==> flow/design.v <==
`timescale 1ns / 1ps
module bcd_2bit_to_1hot(
    input [1:0] IN,
    output reg [7:0] OUT
    );
    always @(*) begin
        case (IN)
            4'b00 : OUT = 8'b00000001;  
            4'b01 : OUT = 8'b00000010;  
            4'b10 : OUT = 8'b00000100;  
            4'b11 : OUT = 8'b00001000;  
        endcase
    end
endmodule
`timescale 1ns / 1ps
module display_controller(
    input CLK,
    input RST_N,
    output reg [1:0] SEL
    );
    localparam CLOCK_FREQ = 100_000_000;     
    localparam SINGLE_DIODE_TIME = 5;        
    localparam THRESHOLD = (CLOCK_FREQ * SINGLE_DIODE_TIME) / 1000;
    reg [$clog2(THRESHOLD)-1:0] counter = 0;
    always @(posedge CLK or negedge RST_N) begin
        if (RST_N == 1'b0) begin
            counter <= 0;
            SEL <= 2'b00;
        end
        else begin
            counter <= counter + 1;
            if (counter >= THRESHOLD) begin
                SEL <= SEL + 1;
                counter <= 0;
            end
        end
    end
endmodule
`timescale 1ns / 1ps
module mux_4bit_4_to_1(
    input [3:0] IN_0,
    input [3:0] IN_1,
    input [3:0] IN_2,
    input [3:0] IN_3,
    input [1:0] SEL,
    output reg [3:0] OUT
    );
    always @(*) begin
        case (SEL)
            2'b00 : OUT = IN_0;
            2'b01 : OUT = IN_1;
            2'b10 : OUT = IN_2;
            2'b11 : OUT = IN_3;
        endcase
    end
endmodule
`timescale 1ns / 1ps
module output_logic(
    input CLK,
    input RST_N,
    input [3:0] DIGIT_0,
    input [3:0] DIGIT_1,
    input [3:0] DIGIT_2,
    input [3:0] DIGIT_3,
    output [7:0] SEGMENT,
    output [7:0] SELECT
    );
    wire [1:0] sel;
    wire [3:0] mux_out;
    wire [7:0] segment_out;
    wire [3:0] select_out;
    assign SEGMENT = ~segment_out;
    assign SELECT = ~select_out;
    mux_4bit_4_to_1 MUX(
        .IN_0(DIGIT_0),
        .IN_1(DIGIT_1),
        .IN_2(DIGIT_2),
        .IN_3(DIGIT_3),
        .SEL(sel),
        .OUT(mux_out)
    );
    bcd_2bit_to_1hot BCD_1HOT(
        .IN(sel),
        .OUT(select_out)
    );
    seven_segment_decoder DECODER(
        .DIGIT(mux_out),
        .SEGMENT(segment_out)
    );
    display_controller CONTROLLER(
        .CLK(CLK),
        .RST_N(RST_N),
        .SEL(sel)
    );
endmodule
`timescale 1ns / 1ps
module seven_segment_decoder(
    input [3:0] DIGIT,
    output reg [7:0] SEGMENT
    );
    always @(DIGIT) begin
        case (DIGIT)
            4'b0000 : SEGMENT = 8'b00111111;  
            4'b0001 : SEGMENT = 8'b00000110;  
            4'b0010 : SEGMENT = 8'b01011011;  
            4'b0011 : SEGMENT = 8'b01001111;  
            4'b0100 : SEGMENT = 8'b01100110;  
            4'b0101 : SEGMENT = 8'b01101101;  
            4'b0110 : SEGMENT = 8'b01111101;  
            4'b0111 : SEGMENT = 8'b00000111;  
            4'b1000 : SEGMENT = 8'b01111111;  
            4'b1001 : SEGMENT = 8'b01101111;  
            default : SEGMENT = 8'b00000000;  
        endcase
    end
endmodule
* Step by step through the tools: output_logic *
What the tools print for output_logic, step after step.
Line numbers count from 1 in the design file above.
Operators carry their Yosys type and port widths (W data, S select, Z words).
Library cell names are shortened.
A cell with n/a has no value.

inputs
  design top = output_logic
  clock port = CLK
  cell library = sky130hd
  corner = tt_025C_1v80

* Elaborated design *
Source: Yosys, flattened and elaborated, memories not mapped. Widths are those after wreduce; folded enables and synchronous resets count as part of the registers. Registers that Yosys merges into a memory's read port (data or address) are not register bits. Print and check cells do not count. Equal cells are merged and count once.
Memory sizes are those after Yosys's memory passes, which may raise the word count (mostly to a power of two), join words into wider ones and drop unused or constant bits.

cells by class
  $add $sub $neg = 2
  magnitude comparators = 1
  equality and inequality tests = 3
  multiplexer cells = 3
  bitwise gates (word level) = 2
  reduce/logical cells = 1

operators by type and width
  kind                     count
  $pmux W4 S4              2
  $add A19 B1 Y19 const B  1
  $ge A19 B19 Y1 const B   1
  $mux W19                 1
  $not A4 Y8               1
  $not A8 Y8               1
  $eq A2 B2 Y1 const B     2
  $add A2 B1 Y2 const B    1
  $eq A2 B1 Y1 const B     1
  $logic_not A2 Y1         1

word-level totals
  bits in registers = 21
  ROM bits = 112
  memory cells = 1
  input port bits = 18
  output and inout port bits = 16
  cells after elaboration = 15

memories
  name              words  bits a word  rd ports  write ports  RTL line  source
  (name not given)  16     7            1         0            102       case (DIGIT)

* Longest topological paths *
Depth = most cells in a row (Yosys ltp): at word level without a register or memory, in the mapped netlist without a sequential cell, where the memories' decode and read muxes count.

logic depth
  word-level depth = 3
  ABC_AREA = 1
  mapped depth = 11
  gate-level depth less buffers = 11

* Synthesis result *
Source: synth_stat.txt of the flow (Yosys; design flattened, memories mapped). It holds for the ABC_AREA given above (unset counts as 0); a run with the other value may have another netlist.

cells by type
  type      count  area in all (um^2)
  dfrtp_1   21     525.504
  nand2_1   80     300.288
  ha_1      11     137.632
  nor2_1    35     131.376
  inv_1     26     97.594
  nand3_1   17     85.082
  xor2_1    7      61.309
  buf_4     6      45.043
  nand2_2   6      37.536
  nor2_2    5      31.28
  nand4_1   4      25.024
  o21ai_2   2      17.517
  nor3_4    1      16.266
  nand3b_1  2      15.014
  and2_1    2      12.512
  o22ai_2   1      12.512
  or2_2     2      12.512
  buf_6     1      11.261

Other cell types: 10; their cells: 13.

synthesis totals
  standard cells after synthesis = 242
  cell area after synthesis = 1657.8 um^2
  sequential area = 525.5 um^2
  flip-flop cells = 21
  buffer cells = 7

* Timing after synthesis *
Source: OpenSTA report_checks on the synthesized netlist (no wires, ideal clock, input and output delay 20% of the period each), path of least setup slack; recovery checks are left aside. Register names are those of the netlist, which keeps one name where synthesis merged equal registers.

timing path after synthesis
  path kind = flip-flop to output port
  start = register CONTROLLER.SEL[0]
  end = output SEGMENT[3]
  clock period = 3.72 ns
  external output delay = 0.744 ns
  time at the first pin = 0.000 ns
  data arrival time = 1.834 ns
  data required time = 2.976 ns
  setup slack = 1.142 ns
  path delay = 1.834 ns
  stages on the path = 10
  buffers on the path = 0
  synthesis period reached = 2.578 ns

"path delay" = arrival - input delay + setup time.
At an output port there is no setup time.
"stages on the path": output pins that drive a net of the path, with the launching flip-flop's if there is one; two outputs of one cell count as two.
"synthesis period reached" is the clock period less the worst setup slack; recovery checks do not enter. This is arithmetic on one report: input and output delays are still those of the set period (20% each).
Between the ends stands the longest chain of elaborated cells between them, by number of cells; it is not shown to be the way that was timed. Of several equally long chains one is given.
A line is the first line of the expression or statement that the cell stems from. Yosys adds cells for indexed reads and writes and turns some case tables into memories.
The chain passes a memory read, where the word-level depth is cut; so it can be longer than that depth.

on the way, after synthesis
  cells stage by stage = dfrtp_1 > inv_1 > ha_1 > inv_2 > nand2_1 > o21ai_0 > ha_1 > nand3b_1 > nand3_1 > nand2_1
  length of the longest elaborated chain = 4
  elaborated cells on any way between the ends = 7
  those cells by class = eq/ne: 3; mux: 1; logic: 1; reduce/logical: 1; memory: 1

RTL lines, path after synthesis
  element          RTL line  source
  start, declared  19        output reg [1:0] SEL
  start, assigned  28        SEL <= 2'b00;
  start, assigned  33        SEL <= SEL + 1;
  $eq A2 B2 Y1     49        case (SEL)
  $pmux W4 S4      49
  $mem_v2 Z16 W7   102       case (DIGIT)
  $not A8 Y8       72        assign SEGMENT = ~segment_out;
  end, declared    65        output [7:0] SEGMENT,

Some nets on the timed path still bear RTL names; the line given drives or declares the net.

nets with RTL names, path after synthesis
  signal     RTL line  source
  SELECT[0]  73        assign SELECT = ~select_out;

* Timing after layout *
From the final timing report of run B: the path of least setup slack in the routed layout; clock arrival at registers is part of the times.

timing path after layout
  path kind = flip-flop to output port
  start = register CONTROLLER.SEL[0]
  end = output SEGMENT[4]
  clock period = 3.21 ns
  external output delay = 0.64 ns
  time at the first pin = 0.31 ns
  data arrival time = 2.51 ns
  data required time = 2.57 ns
  setup slack = 0.06 ns
  stages on the path = 12
  buffers on the path = 1

Between the ends stands the longest chain of elaborated cells between them, by number of cells; it is not shown to be the way that was timed. Of several equally long chains one is given.
The chain passes a memory read, where the word-level depth is cut; so it can be longer than that depth.

on the way, after layout
  cells stage by stage = dfrtp_1 > inv_2 > ha_1 > inv_2 > or2_2 > o21ai_2 > inv_1 > ha_1 > nand3_1 > nand3_1 > nand2_1 > clkdlybuf4s50_1
  length of the longest elaborated chain = 4
  elaborated cells on any way between the ends = 7
  those cells by class = eq/ne: 3; mux: 1; logic: 1; reduce/logical: 1; memory: 1

RTL lines, path after layout
  element          RTL line  source
  start, declared  19        output reg [1:0] SEL
  start, assigned  28        SEL <= 2'b00;
  start, assigned  33        SEL <= SEL + 1;
  $eq A2 B2 Y1     49        case (SEL)
  $pmux W4 S4      49
  $mem_v2 Z16 W7   102       case (DIGIT)
  $not A8 Y8       72        assign SEGMENT = ~segment_out;
  end, declared    65        output [7:0] SEGMENT,

Data sheet: physical implementation of output_logic

Settings and measured results of 2 stored flow runs for module output_logic (sky130hd), not sorted in any way. The constraints put input and output delay at 20% of the set period each and load the outputs with 0.01 pF.
"achieved clock period (ns)": clock period set for the run, less the worst setup slack. It is reckoned from that one timing run; input and output delays stay at 20% of the period that was set.
"worst setup path time (ns)" = time allowed to the worst setup path (clock period - input delay - output delay, where it has them) - its slack; a late launch clock adds to it, a late capture clock takes from it.

settings of run A
{
  "period_ns": 1.66,
  "CORE_UTILIZATION": 58,
  "SETUP_SLACK_MARGIN": 0.21,
  "PLACE_DENSITY_LB_ADDON": 0.27,
  "CELL_PAD_IN_SITES_GLOBAL_PLACEMENT": 2,
  "TNS_END_PERCENT": 45,
  "ABC_AREA": 0,
  "GPL_TIMING_DRIVEN": 1,
  "GPL_ROUTABILITY_DRIVEN": 0,
  "CTS_CLUSTER_DIAMETER": 362,
  "CAP_MARGIN": 35,
  "MIN_ROUTING_LAYER": "met1",
  "CORE_MARGIN": 2,
  "SLEW_MARGIN": 20
}
report of run A: did not finish, place, FLW-0024

settings of run B
{
  "period_ns": 3.21,
  "CORE_UTILIZATION": 57,
  "SETUP_SLACK_MARGIN": -0.07,
  "PLACE_DENSITY": 0.42,
  "HOLD_SLACK_MARGIN": -0.06,
  "CORE_ASPECT_RATIO": 0.86,
  "CORE_MARGIN": 5,
  "CELL_PAD_IN_SITES_DETAIL_PLACEMENT": 0,
  "ABC_AREA": 1,
  "GPL_TIMING_DRIVEN": 1,
  "CTS_CLUSTER_DIAMETER": 328,
  "CAP_MARGIN": 20,
  "SLEW_MARGIN": 20
}
report of run B
yosys chip area after synthesis (um^2): 1657.8
finish__design__die__area: 4090.0
finish__design__instance__area__stdcell: 2038.2
finish__design__instance__utilization: 0.7183
finish__timing__setup__ws: 0.059
finish__timing__hold__ws: 0.524
achieved clock period (ns): 3.151
worst setup path time (ns): 2.51
worst setup path kind: flip-flop to output port
