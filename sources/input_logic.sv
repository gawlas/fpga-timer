==> flow/design.v <==
`timescale 1ns / 1ps
module debouncer(
    input wire IN,
    input wire CLK,
    input wire RST_N,
    output reg OUT
    );
    localparam CLOCK_FREQ = 100_000_000;     
    localparam DEBOUNCE_TIME_MS = 20;        
    localparam THRESHOLD = (CLOCK_FREQ * DEBOUNCE_TIME_MS) / 1000;
    reg [$clog2(THRESHOLD)-1:0] counter = 0;
    always @(posedge CLK or negedge RST_N) begin
        if (RST_N == 1'b0) begin
            counter <= 0;
            OUT <= 0;
        end
        else if (IN == OUT) begin
            counter <= 0;
        end
        else begin
            counter <= counter + 1;
            if (counter >= THRESHOLD) begin
                OUT <= IN;
                counter <= 0;
            end
        end
    end
endmodule
`timescale 1ns / 1ps
module input_logic(
    input [3:0] IN,
    input CLK,
    input RST_N,
    output [3:0] OUT
    );
    wire [3:0] synchronizer_out;
    wire [3:0] debouncer_out;
    wire [3:0] edge_out;
    assign OUT = edge_out;
    genvar i;
    generate
        for (i = 0; i < 4; i = i + 1) begin
            synchronizer SYNCHRONIZER (
                .CLK(CLK),
                .RST_N(RST_N),
                .IN(IN[i]),
                .OUT(synchronizer_out[i])
            );
            debouncer DEBOUNCER (
                .CLK(CLK),
                .RST_N(RST_N),
                .IN(synchronizer_out[i]),
                .OUT(debouncer_out[i])
            );
            pos_edge_detector EDGE_DETECTOR (
                .CLK(CLK),
                .RST_N(RST_N),
                .IN(debouncer_out[i]),
                .OUT(edge_out[i])
            );
        end
    endgenerate
endmodule
`timescale 1ns / 1ps
module pos_edge_detector(
    input IN,
    input CLK,
    input RST_N,
    output OUT
    );
    reg delay;
    reg buff;
    always @(posedge CLK or negedge RST_N) begin
        if (RST_N == 1'b0) begin
            delay <= 0;
            buff <= 0;
        end
        else begin
            buff <= IN;
            delay <= buff;
        end
    end
    assign OUT = buff & ~delay;
endmodule
`timescale 1ns / 1ps
module synchronizer(
    input wire IN,
    input RST_N,
    input wire CLK,
    output wire OUT
    );
    reg stage1, stage2, stage3;
    always @(posedge CLK or negedge RST_N) begin
        if (RST_N == 1'b0) begin
            stage1 <= 0;
            stage2 <= 0;
            stage3 <= 0;
        end
        else begin
            stage1 <= IN;
            stage2 <= stage1;
            stage3 <= stage2;
        end
    end
    assign OUT = stage3;
endmodule
---- Tool chain data of input_logic ----
The steps from the RTL of input_logic to its reports follow in flow order.
Lines are those of the file above, counted from 1.
Library cell names are shortened.
The mark - stands for no value.
design
  top ..................................... input_logic
  clock input ............................. CLK
  library ................................. sky130hd
  timing corner ........................... tt_025C_1v80

---- Elaborated design ----
Source: Yosys, flattened and elaborated, memories not mapped. Widths are those after wreduce. Registers that Yosys merges into a memory's read port (data or address) are not register bits. Print and check cells do not count. Equal cells are merged and count once.
cells by class
  muxes and demuxes ....................... 8
  bitwise operators ....................... 12
  $lt $le $gt $ge ......................... 4
  equality and inequality tests ........... 4
  $add $sub $neg .......................... 4
  reduce/logical cells .................... 4
operators with widths
  operator                                        count
  2-to-1 mux 21 bit                               8
  adder 21 x 1 -> 21 bit (second input constant)  4
  >= comparator 21 bit (second input constant)    4
  inverter 1 bit                                  8
  AND reduction 2 bit                             4
  == test 1 bit                                   4
  AND 1 bit                                       4
bit counts
  word-level cells ........................ 64
  output and inout port bits .............. 4
  register bits ........................... 108

---- Depth ----
Yosys ltp: most cells in a row. Word level: on the elaborated netlist, between registers, memories and ports. Mapped: between sequential cells and ports; inverters and the memories' decode and read muxes count.
logic depth
  word-level depth ........................ 3
  ABC_AREA ................................ 0
  depth in mapped cells ................... 6

---- Mapped cells and area ----
The flow's flattened synthesis, as Yosys stat reports it; memories are mapped. The netlist is that of the ABC_AREA named above (0 if unset); the other value can give another one.
Totals and module areas in this step are rounded.
synthesis totals
  cells in the netlist .................... 479
  synthesis area .......................... 4,946 um2
  flip-flop cells ......................... 108
cell types
  cell      count  total area (um2)
  dfrtp_1   108    2.7E+03
  xor2_1    35     306.544
  nor2_1    65     243.984
  xnor2_1   20     175.168
  nand3_1   27     135.13
  and4_1    15     131.376
  nand4_1   21     131.376
  a21oi_1   22     110.106
  ha_1      8      100.096
  inv_1     22     82.579
  or3_1     13     81.328
  o21ai_0   16     80.077
  nand2_1   21     78.826
  or4_1     10     75.072
  and3_1    10     62.56
  o31ai_1   7      52.55
  mux2_2    4      45.043
  clkbuf_1  11     41.29
Not listed: further types 17, cells in them 44.
The figures by module come from a second, unflattened synthesis with its own total; it is not the netlist above.
second synthesis, totals
  cell total of the unflattened synthesis .. 472
  area total of the unflattened synthesis .. 5,115 um2
Each row is one instance without its submodules.
modules
  module             cells  area (um2)  instances
  debouncer          112    1,140       4
  synchronizer       3      75.1        4
  pos_edge_detector  3      63.8        4
  input_logic        0      0.0         1

---- Timing after synthesis ----
Path of least setup slack by OpenSTA after synthesis, without wires, with an ideal clock, recovery checks aside; 20% of the period is set as input and as output delay. Where synthesis merged equal registers, the netlist keeps one of their names.
path after synthesis
  kind .................................... reg-to-reg
  start ................................... register genblk1[2].DEBOUNCER.counter[5]
  end ..................................... register genblk1[2].DEBOUNCER.counter[19]
  time at the first pin ................... 0.000 ns
  stages .................................. 6
  data arrival time ....................... 1.778 ns
  period .................................. 2.85 ns
  slack ................................... 0.994 ns
  buffers on the path ..................... 1
  path delay .............................. 1.855 ns
  setup time .............................. 0.077 ns
  synthesis period reached ................ 1.856 ns
"path delay" = arrival - input delay + setup time.
"stages" counts driving pins, that of a launching flip-flop among them; a cell with two outputs on the path counts twice.
"synthesis period reached" = period - worst setup slack (recovery checks aside). The figure is calculated, with input and output delays left at 20% of the set period.
The rows between start and end are the longest chain of elaborated cells between them; the timing report does not say that the signal goes this way. Where chains are equally long, one stands for them.
Each line given opens the expression or statement behind the cell; cells for indexed reads and writes are added by Yosys, which also makes memories of some case tables.
At most two assigning lines are given for a register; there are more.
between the ends, after synthesis
  cell sequence ........................... dfrtp_1 > nand4_4 > or4_1 > buf_2 > or4_1 > a21oi_1
  cells in the longest elaborated chain ... 3
  elaborated cells on any way between the ends .. 4
  source lines of those cells ............. 3
  those cells by class .................... add/sub (1); compare (1); mux (2)
ends and longest elaborated chain, after synthesis
  item                    RTL line  text
  start, declared         11        reg [$clog2(THRESHOLD)-1:0] counter = 0;
  start, assigned         14        counter <= 0;
  start, assigned         21        counter <= counter + 1;
  adder 21 x 1 -> 21 bit  21
  2-to-1 mux 21 bit       22        if (counter >= THRESHOLD) begin
  2-to-1 mux 21 bit       17        else if (IN == OUT) begin
  end, assigned           18        counter <= 0;
  end, assigned           21
  end, declared           11

---- Timing after layout ----
Path of least setup slack in the final report of flow run A (OpenROAD, finished layout, wires in). Where an end is a register, its clock arrival counts in the times.
path after layout
  kind .................................... reg-to-reg
  start ................................... register genblk1[2].DEBOUNCER.counter[2]
  end ..................................... register genblk1[2].DEBOUNCER.counter[19]
  stages .................................. 5
  data arrival time ....................... 2.29 ns
  time at the first pin ................... 0.35 ns
  slack ................................... 0.35 ns
  setup time .............................. 0.06 ns
  buffers on the path ..................... 0
  period .................................. 2.35 ns
The rows between start and end are the longest chain of elaborated cells between them; the timing report does not say that the signal goes this way. Where chains are equally long, one stands for them.
At most two assigning lines are given for a register; there are more.
between the ends, after layout
  cell sequence ........................... dfrtp_1 > nand3_1 > or4_1 > or4_1 > a21oi_1
  cells in the longest elaborated chain ... 3
  elaborated cells on any way between the ends .. 4
  source lines of those cells ............. 3
  those cells by class .................... add/sub (1); compare (1); mux (2)
ends and longest elaborated chain, after layout
  item                    RTL line  text
  start, declared         11        reg [$clog2(THRESHOLD)-1:0] counter = 0;
  start, assigned         14        counter <= 0;
  start, assigned         21        counter <= counter + 1;
  adder 21 x 1 -> 21 bit  21
  2-to-1 mux 21 bit       22        if (counter >= THRESHOLD) begin
  2-to-1 mux 21 bit       17        else if (IN == OUT) begin
  end, assigned           18        counter <= 0;
  end, assigned           21
  end, declared           11

Add stored flow runs of input_logic

Measured data: module input_logic, platform sky130hd, 2 stored runs of the flow under differing settings, order arbitrary. Input and output delays are each 20% of the period that was set; the output load is 0.01 pF.
"reached clock period" means the clock period less the worst setup slack. The figure is calculated, with input and output delays left at 20% of the set period.
"total design power" is the tool's figure for a default switching activity; nothing was simulated.
Results are given in rounded form.

======== flow run A ========
==> flow/run.sh <==
#!/bin/bash
# the make line also repeats the synthesis and layout settings of config.mk as NAME=value (left out here)
make -C /OpenROAD-flow-scripts/flow DESIGN_CONFIG=/design/flow/config.mk WORK_HOME=/design/flow/orfs CLKGATE_MAP_FILE= finish
==> flow/config.mk <==
export PLATFORM = sky130hd
export DESIGN_NAME = input_logic
export DESIGN_NICKNAME = input_logic
export VERILOG_FILES = /design/flow/design.v
export SDC_FILE = /design/flow/constraint.sdc
export NUM_CORES = 4
export LEC_CHECK = 0
export CAP_MARGIN = 20
export CORE_MARGIN = 2
export CORE_UTILIZATION = 62
export SLEW_MARGIN = 20
==> flow/constraint.sdc <==
create_clock -name core_clock -period 2.35 [get_ports {CLK}]
set_input_delay 0.4700 -clock core_clock [delete_from_list [all_inputs] [get_ports {CLK}]]
set_output_delay 0.4700 -clock core_clock [all_outputs]
set_load 0.01 [all_outputs]

-------- measured, flow run A --------
  summed negative setup slack ............. 0.000 ns
  area of the synthesized netlist ......... 4,946 um2
  reached clock period .................... 2.004 ns
  area of the standard cells in the finished layout .. 5,371 um2
  setup slack of the worst path ........... 0.346 ns
  total design power ...................... 3,162 µW
  overall die area ........................ 8,708 um2

======== flow run B ========
==> flow/run.sh <==
#!/bin/bash
# the make line also repeats the synthesis and layout settings of config.mk as NAME=value (left out here)
make -C /OpenROAD-flow-scripts/flow DESIGN_CONFIG=/design/flow/config.mk WORK_HOME=/design/flow/orfs CLKGATE_MAP_FILE= finish
==> flow/config.mk <==
export PLATFORM = sky130hd
export DESIGN_NAME = input_logic
export DESIGN_NICKNAME = input_logic
export VERILOG_FILES = /design/flow/design.v
export SDC_FILE = /design/flow/constraint.sdc
export NUM_CORES = 4
export LEC_CHECK = 0
export ABC_AREA = 1
export CAP_MARGIN = 20
export CELL_PAD_IN_SITES_GLOBAL_PLACEMENT = 0
export CORE_MARGIN = 2
export CORE_UTILIZATION = 64
export GPL_ROUTABILITY_DRIVEN = 1
export GPL_TIMING_DRIVEN = 1
export MIN_ROUTING_LAYER = met1
export PLACE_DENSITY_LB_ADDON = 0.24
export SLEW_MARGIN = 20
export TNS_END_PERCENT = 70
==> flow/constraint.sdc <==
create_clock -name core_clock -period 1.71 [get_ports {CLK}]
set_input_delay 0.3420 -clock core_clock [delete_from_list [all_inputs] [get_ports {CLK}]]
set_output_delay 0.3420 -clock core_clock [all_outputs]
set_load 0.01 [all_outputs]

-------- measured, flow run B --------
  area of the synthesized netlist ......... 5,522 um2
  summed negative setup slack ............. 0.000 ns
  overall die area ........................ 9,387 um2
  area of the standard cells in the finished layout .. 5,943 um2
  setup slack of the worst path ........... 0.171 ns
  reached clock period .................... 1.539 ns
  total design power ...................... 4,269 µW
